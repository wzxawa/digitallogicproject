==> flow/design.v <==
`timescale 1ns / 1ps
module ps2_keyboard_control(
	clk, rst_n,
	ps2_clk, ps2_data,
    go_input
    );
	input clk;
	input rst_n;
	input ps2_clk;
	input ps2_data;
    output wire [9:0] go_input;
	reg ps2_clk_r0,ps2_clk_r1,ps2_clk_r2;
	wire neg_ps2_clk;
	always @(posedge clk or negedge rst_n) begin
		if (~rst_n) begin
		    {ps2_clk_r0,ps2_clk_r1,ps2_clk_r2} <=3'b000;
		end
		else begin
			ps2_clk_r0 <= ps2_clk;
			ps2_clk_r1 <= ps2_clk_r0;
			ps2_clk_r2 <= ps2_clk_r1;
		end
	end 
	assign neg_ps2_clk = ps2_clk_r2 & (~ps2_clk_r1);
	reg [7:0] ps2_byte_r;		
	reg [7:0] temp_data;
	reg [3:0] num;
	always @(posedge clk or negedge rst_n) begin
		if (~rst_n) begin
			num <= 4'd0;
			temp_data <= 8'd0;
		end
		else if (neg_ps2_clk) begin 
			case (num)
				4'd0: begin
					num <= num + 1'b1;
				end
				4'd1: begin
					num <= num + 1'b1;
					temp_data[0] <= ps2_data;
				end
				4'd2: begin
					num <= num + 1'b1;
					temp_data[1] <= ps2_data;
				end
				4'd3: begin
					num <= num + 1'b1;
					temp_data[2] <= ps2_data;
				end
				4'd4: begin
					num <= num + 1'b1;
					temp_data[3] <= ps2_data;
				end
				4'd5: begin
					num <= num + 1'b1;
					temp_data[4] <= ps2_data;
				end
				4'd6: begin
					num <= num + 1'b1;
					temp_data[5] <= ps2_data;
				end
				4'd7: begin
					num <= num + 1'b1;
					temp_data[6] <= ps2_data;
				end
				4'd8: begin
					num <= num + 1'b1;
					temp_data[7] <= ps2_data;
				end
				4'd9: begin
					num <= num + 1'b1;
				end
				4'd10: begin
					num <= 4'b0;
				end
				default: num <= 4'd0;
			endcase
		end
	end
	reg key_f0;
	reg ps2_state_r;
	always @(posedge clk or negedge rst_n) begin
		if (~rst_n) begin
			key_f0 <= 1'b0;
			ps2_state_r <= 1'b0;
			ps2_byte_r <= 8'd0;
		end
		else if (num == 4'd10) begin
			    if (temp_data == 8'hf0)	begin
				    key_f0 <= 1'b1; 
			    end	
			    else begin
				    if (key_f0) begin 
					    ps2_state_r <= 1'b0;
					    ps2_byte_r <= temp_data;
					    key_f0 <= 1'b0;
				    end
				    else begin 
					    ps2_state_r <= 1'b1;
					    ps2_byte_r <= temp_data;
					    key_f0 <= 1'b0;
			    	end
			    end	
		    end
	end
	reg w,a,s,d,x,pos_h,neg_h,j,k,l;
	assign go_input={w,a,s,d,x,pos_h,neg_h,j,k,l};
	always @(posedge clk or negedge rst_n) begin
	   if(~rst_n)begin
	       w <= 1'b0; a <= 1'b0; s <= 1'b0; d  <= 1'b0; x <= 1'b0;
           pos_h <= 1'b0; neg_h <= 1'b0; j <= 1'b0; k <= 1'b0; l <= 1'b0;
          end
      else
        if(ps2_state_r)begin
         case (ps2_byte_r)
		        8'h1d: w <= 1'b1;  
                8'h1c: a <= 1'b1;  
                8'h1b: s <= 1'b1;  
                8'h23: d <= 1'b1;  
                8'h22: x <= 1'b1;  
                8'h33: pos_h <= 1'b1;  
                8'h3b: j <= 1'b1;  
                8'h42: k <= 1'b1;  
                8'h4b: l <= 1'b1;  
                default: begin
                    w <= 1'b0; a <= 1'b0; s <= 1'b0; d  <= 1'b0; x <= 1'b0;
                    pos_h <= 1'b0; neg_h <= 1'b0; j <= 1'b0; k <= 1'b0; l <= 1'b0;
                end
            endcase
        end
       else if(ps2_byte_r == 8'h33)begin
            neg_h=1'b1;
       end 
	end
endmodule
Step by step through the tools: ps2_keyboard_control

What the tools print for ps2_keyboard_control, step after step.
Line numbers count from 1 in the design file above.
Operators carry their Yosys type and port widths (W data, S select, Z words).
Cell names lack the library's common part.
The mark - stands for no value.

Top module: ps2_keyboard_control
Clock port: clk
Standard-cell library: sky130hd
Library corner: tt_025C_1v80

Elaborated design

Yosys after proc, flatten, opt, wreduce and memory -nomap, before mapping. Memory bits, and registers merged into a memory's read port (data or address), are not among the register bits. Print and check cells are not counted. Equal cells are merged and count once.

Add/subtract/negate cells: 1
Eq/ne operators: 21
Mux-type cells: 15
Bitwise gates (word level): 12
Reduce/logical cells: 32

Operators with widths:

| cell                  | count |
| $reduce_or A8 Y1      | 9 |
| $reduce_and A2 Y1     | 19 |
| $eq A8 B6 Y1 const B  | 4 |
| $eq A8 B5 Y1 const B  | 3 |
| $pmux W1 S2           | 9 |
| $eq A4 B3 Y1 const B  | 4 |
| $eq A8 B7 Y1 const B  | 2 |
| $eq A4 B4 Y1 const B  | 3 |
| $not A1 Y1            | 11 |
| $reduce_or A10 Y1     | 1 |
| $reduce_or A9 Y1      | 1 |
| $eq A4 B2 Y1 const B  | 2 |
| $eq A8 B8 Y1 const B  | 1 |
| $mux W1               | 5 |
| $add A4 B1 Y4 const B | 1 |
| $eq A4 B1 Y1 const B  | 1 |
| $logic_not A4 Y1      | 1 |
| $mux W4               | 1 |
| $ne A2 B2 Y1 const B  | 1 |
| $reduce_bool A2 Y1    | 1 |
| $and A1 B1 Y1         | 1 |

Register bits after elaboration: 35
Bits of input ports: 4
Word-level cells: 106

Depth

Depth = most cells in a row (Yosys ltp): at word level without a register or memory, in the mapped netlist without a sequential cell, where the memories' decode and read muxes count.

Word-level depth: 4
ABC_AREA: 0
Depth in mapped cells: 7
Depth with buffers taken out: 7

Netlist

The flow's flattened synthesis, as Yosys stat reports it; memories are mapped. The netlist is that of the ABC_AREA named above (0 if unset); the other value can give another one.
The area totals of this step are shown rounded.

Standard cells after synthesis: 174
Synthesis area: 1800 um2
Mapped flip-flops: 35
Buffer cells: 14

Cell types:

| type      | count |
| dfrtp_1   | 35 |
| mux2_2    | 10 |
| buf_4     | 10 |
| mux2_4    | 5 |
| nand2_1   | 15 |
| o21ai_0   | 11 |
| a21oi_1   | 10 |
| ha_1      | 4 |
| nor2_1    | 12 |
| nand2b_1  | 5 |
| inv_1     | 7 |
| a31oi_1   | 4 |
| nor3_1    | 5 |
| nand4bb_1 | 2 |
| o211a_1   | 2 |
| nor2b_1   | 3 |
| o41ai_2   | 1 |
| a21o_1    | 2 |

Other cell types: 25; their cells: 31.

Timing after synthesis

OpenSTA on the mapped netlist: ideal clock, no wires. The path of least setup slack (recovery checks aside). Input and output delay are each 20% of the period. Register names are those of the netlist, which keeps one name where synthesis merged equal registers.

Kind: register to register
Start: reg temp_data[1]
End: reg ps2_byte_r[0]
Period: 3.15 ns
Setup time: 0.125 ns
Data arrival time: 1.566 ns
Data required time: 3.025 ns
Setup slack: 1.459 ns
Path delay: 1.691 ns
Stages on the path: 5
Buffers on the path: 1
Synthesis period reached: 1.691 ns

"path delay" = arrival - input delay + setup time.
"stages on the path": output pins that drive a net of the path, with the launching flip-flop's if there is one; two outputs of one cell count as two.
"synthesis period reached" = period - worst setup slack (recovery checks aside). The figure is calculated, with input and output delays left at 20% of the set period.
The rows between start and end are the longest chain of elaborated cells between them; the timing report does not say that the signal goes this way. Where chains are equally long, one stands for them.
Each line given opens the expression or statement behind the cell; cells for indexed reads and writes are added by Yosys, which also makes memories of some case tables.
A register here has more assigning lines than the two given.

Cell sequence: dfrtp_1 -> or4_1 -> o2111a_2 -> buf_6 -> mux2_4
Length of the longest elaborated chain: 3

Ends and longest elaborated chain, post-synthesis:

| what              | line | source |
| from (decl)       | 26   | `reg [7:0] temp_data;` |
| from (assign)     | 31   | `temp_data <= 8'd0;` |
| from (assign)     | 44   | `temp_data[1] <= ps2_data;` |
| $eq A8 B8 Y1      | 89   | `if (temp_data == 8'hf0) begin` |
| $not A1 Y1        | -    |  |
| $reduce_and A2 Y1 | -    |  |
| to (assign)       | 95   | `ps2_byte_r <= temp_data;` |
| to (assign)       | 100  | `ps2_byte_r <= temp_data;` |
| to (decl)         | 25   | `reg [7:0] ps2_byte_r;` |

Path in the finished layout

From the final timing report of run 1: the path of least setup slack in the routed layout; clock arrival at registers is part of the times.

Kind: register to register
Start: reg temp_data[1]
End: reg ps2_byte_r[4]
Period: 1.93 ns
Setup time: 0.11 ns
Data arrival time: 1.91 ns
Data required time: 2.11 ns
Setup slack: 0.20 ns
Stages on the path: 4
Buffers on the path: 0

The rows between start and end are the longest chain of elaborated cells between them; the timing report does not say that the signal goes this way. Where chains are equally long, one stands for them.
A register here has more assigning lines than the two given.

Cell sequence: dfrtp_1 -> or4_1 -> o2111a_2 -> mux2_4
Length of the longest elaborated chain: 3

Ends and longest elaborated chain, post-layout:

| what              | line | source |
| from (decl)       | 26   | `reg [7:0] temp_data;` |
| from (assign)     | 31   | `temp_data <= 8'd0;` |
| from (assign)     | 44   | `temp_data[1] <= ps2_data;` |
| $eq A8 B8 Y1      | 89   | `if (temp_data == 8'hf0) begin` |
| $not A1 Y1        | -    |  |
| $reduce_and A2 Y1 | -    |  |
| to (assign)       | 95   | `ps2_byte_r <= temp_data;` |
| to (assign)       | 100  | `ps2_byte_r <= temp_data;` |
| to (decl)         | 25   | `reg [7:0] ps2_byte_r;` |

Design ps2_keyboard_control on sky130hd. What follows are 2 stored runs of the flow, each under its own settings; their order means nothing. The constraints put input and output delay at 20% of the set period each and load the outputs with 0.01 pF.
"period achieved" is the run's clock period less its worst setup slack. It is reckoned from that one timing run; input and output delays stay at 20% of the period that was set.
"time on the worst setup path" = time allowed to the worst setup path (clock period - input delay - output delay, where it has them) - its slack; a late launch clock adds to it, a late capture clock takes from it.
By "total power after layout" is meant OpenSTA's value without simulated activity: inputs other than the clock are taken to toggle once in ten clock periods, and the tool carries that through the logic.
The measured numbers are rounded.

## Run 1

==> flow/run.sh <==
#!/bin/bash
# the make line also repeats the synthesis and layout settings of config.mk as NAME=value (left out here)
make -C /OpenROAD-flow-scripts/flow DESIGN_CONFIG=/design/flow/config.mk WORK_HOME=/design/flow/orfs CLKGATE_MAP_FILE= finish
==> flow/config.mk <==
export PLATFORM = sky130hd
export DESIGN_NAME = ps2_keyboard_control
export DESIGN_NICKNAME = ps2_keyboard_control
export VERILOG_FILES = /design/flow/design.v
export SDC_FILE = /design/flow/constraint.sdc
export NUM_CORES = 4
export LEC_CHECK = 0
export CAP_MARGIN = 20
export CORE_MARGIN = 2
export CORE_UTILIZATION = 21
export CTS_CLUSTER_SIZE = 93
export GPL_ROUTABILITY_DRIVEN = 1
export MAX_ROUTING_LAYER = met4
export MIN_ROUTING_LAYER = met1
export PLACE_DENSITY_LB_ADDON = 0.23
export SLEW_MARGIN = 20
export TNS_END_PERCENT = 25
==> flow/constraint.sdc <==
create_clock -name core_clock -period 1.93 [get_ports {clk}]
set_input_delay 0.3860 -clock core_clock [delete_from_list [all_inputs] [get_ports {clk}]]
set_output_delay 0.3860 -clock core_clock [all_outputs]
set_load 0.01 [all_outputs]

| result of run 1 | value |
|---|---|
| cell area after synthesis | 1800 um2 |
| die area | 9500 um2 |
| standard-cell area after layout | 2200 um2 |
| lowest setup slack | 0.20 ns |
| worst hold slack in the final report | 0.36 ns |
| total power after layout | 2700 µW |
| period achieved | 1.726 ns |
| time on the worst setup path | 1.73 ns |
| worst path kind | register to register |

## Run 2

==> flow/run.sh <==
#!/bin/bash
# the make line also repeats the synthesis and layout settings of config.mk as NAME=value (left out here)
make -C /OpenROAD-flow-scripts/flow DESIGN_CONFIG=/design/flow/config.mk WORK_HOME=/design/flow/orfs CLKGATE_MAP_FILE= finish
==> flow/config.mk <==
export PLATFORM = sky130hd
export DESIGN_NAME = ps2_keyboard_control
export DESIGN_NICKNAME = ps2_keyboard_control
export VERILOG_FILES = /design/flow/design.v
export SDC_FILE = /design/flow/constraint.sdc
export NUM_CORES = 4
export LEC_CHECK = 0
export CAP_MARGIN = 20
export CORE_MARGIN = 2
export CORE_UTILIZATION = 40
export SETUP_SLACK_MARGIN = 0.19
export SLEW_MARGIN = 20
==> flow/constraint.sdc <==
create_clock -name core_clock -period 1.83 [get_ports {clk}]
set_input_delay 0.3660 -clock core_clock [delete_from_list [all_inputs] [get_ports {clk}]]
set_output_delay 0.3660 -clock core_clock [all_outputs]
set_load 0.01 [all_outputs]

| result of run 2 | value |
|---|---|
| cell area after synthesis | 1800 um2 |
| die area | 5100 um2 |
| standard-cell area after layout | 2300 um2 |
| lowest setup slack | 0.15 ns |
| worst hold slack in the final report | 0.35 ns |
| total power after layout | 2900 µW |
| period achieved | 1.684 ns |
| time on the worst setup path | 1.68 ns |
| worst path kind | register to register |
